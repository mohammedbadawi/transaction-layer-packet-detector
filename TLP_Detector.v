==> flow/design.v <==
module TLP_Detector #(parameter width = 8) 
       (input clk,
	input reset,
	input [7:0] data_in,
	input datak,
	output reg [3:0]tlp_count,
	output reg [159:0] TLP,
	output  reg MRd,output  reg MWr,output  reg IORd,output  reg IOWr,
	output  reg CfgRd0,output  reg CfgWr0,output  reg CfgRd1,output  reg CfgWr1,output  reg Cpl,output  reg CplD
	);
wire [width-1:0]count;
wire [9:0]decoder_out;
reg enable_counter,up_counter,reset_counter;
reg [159:0] packet;
reg[1:0] next_state,current_state;
reg[3:0]next_tlp_count;
localparam [1:0]
	idle = 2'b00,
	stp = 2'b01,
	waiting=2'b10,
	finish=2'b11;
always @(posedge clk or negedge reset)
begin
if(!reset)
begin
current_state <= idle;
tlp_count <= 4'b0000;
end
else 
begin
current_state <= next_state;
tlp_count<=next_tlp_count;
end
end
always @(*)
begin
case(current_state)
idle:
	if(datak && data_in == 8'hFB) next_state = stp;
	else next_state = idle;
stp:
	if(datak && data_in == 8'hFB) next_state = stp;
	else if(datak && data_in !== 8'hFB) next_state = idle;
	else next_state = waiting;
waiting:
	if(count == 17 && datak && data_in == 8'hFD)next_state = finish;
	else if(datak && data_in == 8'hFB) next_state = stp;
	else if(count < 17 && !datak)next_state = waiting;
	else next_state = idle;
finish:
	 if(datak && data_in == 8'hFB) next_state = stp;
	 else next_state = idle;
default:next_state = idle;
endcase 
end
always @(*)
begin
case(current_state)
idle:
	begin
	enable_counter = 1'b0;
	up_counter = 1'bx;
	reset_counter = 1'b0;
	end
stp:
	begin
	enable_counter = 1'b0;
	up_counter = 1'bx;
	reset_counter = 1'b0;
	end
waiting:
	begin
	reset_counter = 1'b1;
	enable_counter = 1'b1;
	up_counter = 1'b1;
	end
finish:
	begin
	enable_counter = 1'b0;
	up_counter = 1'bx;
	reset_counter = 1'b0;
	end
default:
	begin
	enable_counter = 1'b0;
	up_counter = 1'bx;
	reset_counter = 1'b0;
	end 
endcase
end
always@(posedge clk)
begin
if(data_in==8'hFD && datak &&packet[15:8]==8'hFB && (current_state ==waiting|| current_state==finish)&&count == 17)
begin
TLP<={8'hFD,packet[159:8]};
{CplD, Cpl, CfgWr1, CfgRd1, CfgWr0, CfgRd0, IOWr, IORd, MWr, MRd}<=decoder_out;
end
else 
begin
TLP<=160'b0;
{CplD, Cpl, CfgWr1, CfgRd1, CfgWr0, CfgRd0, IOWr, IORd, MWr, MRd}<=10'b0;
end
packet<={data_in,packet[159:8]};
end
always@(*)
if(data_in==8'hFD && datak &&packet[15:8]==8'hFB && (current_state ==waiting|| current_state==finish)&&count == 17)
next_tlp_count<=tlp_count+1'b1;
else
next_tlp_count<=tlp_count;
counter#(.width(width))fsmcounter(.clk(clk),.reset(reset_counter),.up(up_counter),.enable(enable_counter),.count(count));
decoder fsmdecoder(packet[39:32] ,decoder_out);
endmodule
module counter #(parameter width = 8)(input reset,input clk,input enable,input up,output [width-1 : 0] count);
reg[width-1 : 0] next_count,current_count;
always @(posedge clk or negedge reset)
begin
if(!reset)current_count <= {width{1'b0}};
else current_count <= next_count;
end
always @(*)
begin
if(enable & up)next_count = current_count+1'b1;
else if (enable & !up)next_count = current_count-1'b1;
else next_count = current_count;
end
assign count = current_count;
endmodule
module decoder (input [7:0] data_in , output reg[9:0] data_out);
always @(*)
begin
data_out = 10'd0;
case(data_in)
8'h00:data_out<=10'd1;
8'h01:data_out<=10'd2;
8'h02:data_out<=10'd4;
8'h42:data_out<=10'd8;
8'h04:data_out<=10'd16;
8'h44:data_out<=10'd32;
8'h05:data_out<=10'd64;
8'h45:data_out<=10'd128;
8'h0a:data_out<=10'd256;
8'h4a:data_out<=10'd512;
default: data_out<=10'd0;
endcase
end
endmodule
# Reports on TLP_Detector
# The steps from the RTL of TLP_Detector to its reports follow in flow order.
# Line numbers count from 1 in the design file above.
# Cell names lack the library's common part.
# Not given: n/a
[setup]
design = "TLP_Detector"
clock_port = "clk"
library = "sky130hd"
corner = "tt_025C_1v80"

# After elaboration
# Counts by Yosys on the flattened word-level netlist (proc, flatten, opt, wreduce; memories kept). Register bits leave out memories and registers merged into their read ports (data or address). Print and check cells are left out. Cells with the same type and inputs are merged into one.
[word_totals]
register_bits = 344
latchBits = 0
ramBits = 0
rom_bits = 0
clocked_rd_ports_x_width = 0
n_memories = 0
inputBits = 11
elab_cells = 69
[classes]
n_addsub = 3
n_mul = 0
n_div = 0
cmp = 1
eq_ne = 17
n_shift = 0
mux = 13
logic = 2
reduce_and_logical = 17
[ops]
columns = ["operator", "count"]
rows = [
  ["160-bit two-way mux", 1],
  ["10-bit parallel mux with 10-bit select", 1],
  ["8-bit by 7-bit == test with 1-bit output (second input constant)", 4],
  ["8-bit == test (second input constant)", 3],
  ["8-bit by 3-bit == test with 1-bit output (second input constant)", 2],
  ["8-bit two-way mux", 2],
  ["2-bit two-way mux", 5],
  ["1-bit logical AND", 9],
  ["8-bit by 1-bit adder with 8-bit output (second input constant)", 1],
  ["8-bit by 1-bit subtractor with 8-bit output (second input constant)", 1],
  ["8-bit by 1-bit == test with 1-bit output (second input constant)", 1],
  ["8-bit by 2-bit == test with 1-bit output (second input constant)", 1],
  ["8-bit by 4-bit == test with 1-bit output (second input constant)", 1],
  ["8-bit by 5-bit less-than comparator with 1-bit output (second input constant)", 1],
  ["8-bit by 5-bit == test with 1-bit output (second input constant)", 1],
  ["8-bit !== test (second input constant)", 1],
  ["8-bit zero test", 1],
  ["2-bit parallel mux with 3-bit select", 1],
  ["2-bit == test (second input constant)", 2],
  ["4-bit by 1-bit adder with 4-bit output (second input constant)", 1],
  ["3-bit OR reduction", 1],
  ["1-bit bitwise AND", 2],
  ["1-bit zero test", 2],
  ["2-bit by 1-bit == test with 1-bit output (second input constant)", 1],
  ["2-bit zero test", 1],
  ["2-bit nonzero test", 1],
  ["2-bit OR reduction", 1],
  ["1-bit parallel mux with 2-bit select", 1],
]
# Not listed: further kinds 2, cells in them 3.

# Longest topological paths
# Depth = most cells in a row (Yosys ltp): at word level without a register or memory, in the mapped netlist without a sequential cell, where the memories' decode and read muxes count.
[logic_depth]
depth_word = 6
ABC_AREA = 0
depth_mapped = 8

# After synthesis
# Source: synth_stat.txt of the flow (Yosys; design flattened, memories mapped). It holds for the ABC_AREA given above (unset counts as 0); a run with the other value may have another netlist.
# Totals and module areas in this step are rounded.
[mapped]
mapped_cells = 619
yosys_area_um2 = 8560
ffs = 331
[types]
columns = ["type", "count", "type_area_um2"]
rows = [
  ["dfxtp_1", 315, 6.31E+03],
  ["and2_1", 142, 888.352],
  ["dfrtp_1", 15, 375.36],
  ["ha_1", 7, 87.584],
  ["buf_6", 7, 78.826],
  ["buf_4", 7, 52.55],
  ["nor4_1", 8, 50.048],
  ["inv_1", 13, 48.797],
  ["xnor2_1", 5, 43.792],
  ["nand2_1", 11, 41.29],
  ["a211oi_1", 5, 37.536],
  ["clkbuf_2", 7, 35.034],
  ["o21ai_0", 7, 35.034],
  ["nand4_1", 5, 31.28],
  ["nor3_1", 6, 30.029],
  ["dfstp_2", 1, 26.275],
  ["nor2_1", 7, 26.275],
  ["and3_1", 4, 25.024],
]
# Not listed: further types 28, cells in them 47.
# By module: a second synthesis without flattening, with its own total; a netlist apart from the flattened one above.
[hier_totals]
cells_unflattened = 639
area_unflattened_um2 = 8780
# Rows give one instance, submodules left out.
[by_module]
columns = ["mod", "n_inst", "cells", "mod_area_um2", "mod_seq_area_um2"]
rows = [
  ["TLP_Detector", 1, 561, 8030, 6510],
  ["counter (width=8)", 1, 59, 597, 200],
  ["decoder", 1, 19, 156, 0.0],
]

# Path before layout
# Source: OpenSTA report_checks on the synthesized netlist (no wires, ideal clock, input and output delay 20% of the period each), path of least setup slack; recovery checks are left aside. Register names are those of the netlist, which keeps one name where synthesis merged equal registers.
[synth_path]
kind = "flip-flop to flip-flop"
from = "register current_state"
to = "register fsmcounter.current_count[6]"
tclk_ps = 5260
setup_time_ps = 69
t_first_pin_ps = 0
arrival_ps = 2503
setup_slack_ps = 2688
delay_ps = 2572
stages = 9
path_buffers = 2
period_less_setup_slack_ps = 2572
# "delay_ps" is the arrival time less input delay plus setup time.
# "stages" counts driving pins, that of a launching flip-flop among them; a cell with two outputs on the path counts twice.
# "period_less_setup_slack_ps" is the clock period less the worst setup slack; recovery checks do not enter. This is arithmetic on one report: input and output delays are still those of the set period (20% each).
# Where an end lacks its bit number, it is one bit of the signal, or one of the new flip-flops if synthesis recoded a state register.
# The rows between start and end are the longest chain of elaborated cells between them; the timing report does not say that the signal goes this way. Where chains are equally long, one stands for them.
# A line is the first line of the expression or statement that the cell stems from. Yosys adds cells for indexed reads and writes and turns some case tables into memories.
[synth_between]
path_cell_list = "dfrtp_1 or3_1 clkbuf_1 clkbuf_1 fa_1 a21o_1 a31o_2 a2111oi_0 nand3b_1"
elab_chain_cells = 6
cone_cells = 13
classes_between = "3 x eq/ne; 4 x mux; 2 x logic; 4 x reduce/logical"
[synth_rtl]
columns = ["item", "line", "source"]
rows = [
  ["from (decl)", 15, "reg[1:0] next_state,current_state;"],
  ["from (assign)", 26, "current_state <= idle;"],
  ["from (assign)", 31, "current_state <= next_state;"],
  ["2-bit == test", 58, "case(current_state)"],
  ["3-bit OR reduction", "n/a", ""],
  ["1-bit parallel mux with 2-bit select", 58, ""],
  ["1-bit bitwise AND", 123, "else if (enable & !up)next_count = current_count-1'b1;"],
  ["8-bit two-way mux", 123, ""],
  ["8-bit two-way mux", 122, "if(enable & up)next_count = current_count+1'b1;"],
  ["to (assign)", 117, "if(!reset)current_count <= {width{1'b0}};"],
  ["to (assign)", 118, "else current_count <= next_count;"],
  ["to (decl)", 114, "reg[width-1 : 0] next_count,current_count;"],
]

# Timing after layout
# Path of least setup slack in the final report of entry B (OpenROAD, finished layout, wires in). Where an end is a register, its clock arrival counts in the times.
# The path's times are printed in steps of 10 ps; the period is the one set.
[layout_path]
kind = "flip-flop to flip-flop"
from = "register current_state"
to = "register fsmcounter.current_count[7]"
tclk_ps = 2970
setup_time_ps = 80
t_first_pin_ps = 540
arrival_ps = 3090
setup_slack_ps = 350
stages = 7
path_buffers = 0
# Where an end lacks its bit number, it is one bit of the signal, or one of the new flip-flops if synthesis recoded a state register.
# The rows between start and end are the longest chain of elaborated cells between them; the timing report does not say that the signal goes this way. Where chains are equally long, one stands for them.
[layout_between]
path_cell_list = "dfrtp_1 or3_1 ha_1 o21ai_0 o21a_1 or4_1 o311ai_0"
elab_chain_cells = 6
cone_cells = 13
classes_between = "3 x eq/ne; 4 x mux; 2 x logic; 4 x reduce/logical"
[layout_rtl]
columns = ["item", "line", "source"]
rows = [
  ["from (decl)", 15, "reg[1:0] next_state,current_state;"],
  ["from (assign)", 26, "current_state <= idle;"],
  ["from (assign)", 31, "current_state <= next_state;"],
  ["2-bit == test", 58, "case(current_state)"],
  ["3-bit OR reduction", "n/a", ""],
  ["1-bit parallel mux with 2-bit select", 58, ""],
  ["1-bit bitwise AND", 123, "else if (enable & !up)next_count = current_count-1'b1;"],
  ["8-bit two-way mux", 123, ""],
  ["8-bit two-way mux", 122, "if(enable & up)next_count = current_count+1'b1;"],
  ["to (assign)", 117, "if(!reset)current_count <= {width{1'b0}};"],
  ["to (assign)", 118, "else current_count <= next_count;"],
  ["to (decl)", 114, "reg[width-1 : 0] next_count,current_count;"],
]

# Settings and measured results of 2 stored flow runs for module TLP_Detector (sky130hd), not sorted in any way. The constraints put input and output delay at 20% of the set period each and load the outputs with 0.01 pF.
# By "timing.achieved_period_ps" is meant the clock period of the run minus its worst setup slack. This is arithmetic on one report: input and output delays are still those of the set period (20% each).
# "worst_path_time_ps" is the time allowed to the run's worst setup path (the clock period less input and output delay, where it has them) less its slack. Clock arrival times count: a late capture clock shortens it, a late launch clock lengthens it.
# "totalPower_mw": no workload was simulated; the value follows from the tool's default switching activity.
# "worst_path_time_ps" is given in steps of 10 ps.
# Measured values are rounded.

[[run]]
name = "entry A"
[run.settings]
period_ns = 2.58
CORE_UTILIZATION = 60
PLACE_DENSITY_LB_ADDON = 0.0
CELL_PAD_IN_SITES_GLOBAL_PLACEMENT = 2
CELL_PAD_IN_SITES_DETAIL_PLACEMENT = 2
TNS_END_PERCENT = 95
ABC_AREA = 1
GPL_ROUTABILITY_DRIVEN = 1
CAP_MARGIN = 20
CORE_MARGIN = 2
SLEW_MARGIN = 20
[run.results]
outcome = "stopped before the end: placement reported FLW-0024"

[[run]]
name = "entry B"
[run.settings]
period_ns = 2.97
CORE_UTILIZATION = 44
CELL_PAD_IN_SITES_DETAIL_PLACEMENT = 0
GPL_ROUTABILITY_DRIVEN = 1
CTS_CLUSTER_SIZE = 91
CTS_CLUSTER_DIAMETER = 199
CAP_MARGIN = 20
CORE_MARGIN = 2
SLEW_MARGIN = 20
[run.results]
design.die.area_um2 = 20600
timing.achieved_period_ps = 2624
totalPower_mw = 6.81
worst_setup_slack_ps = 346
synth_chip_area_um2 = 8560
setupTns_ps = 0
worst_path_time_ps = 2620
worst_path_kind = "flip-flop to flip-flop"
utilization_frac = 0.561
cell_area_final_um2 = 10800
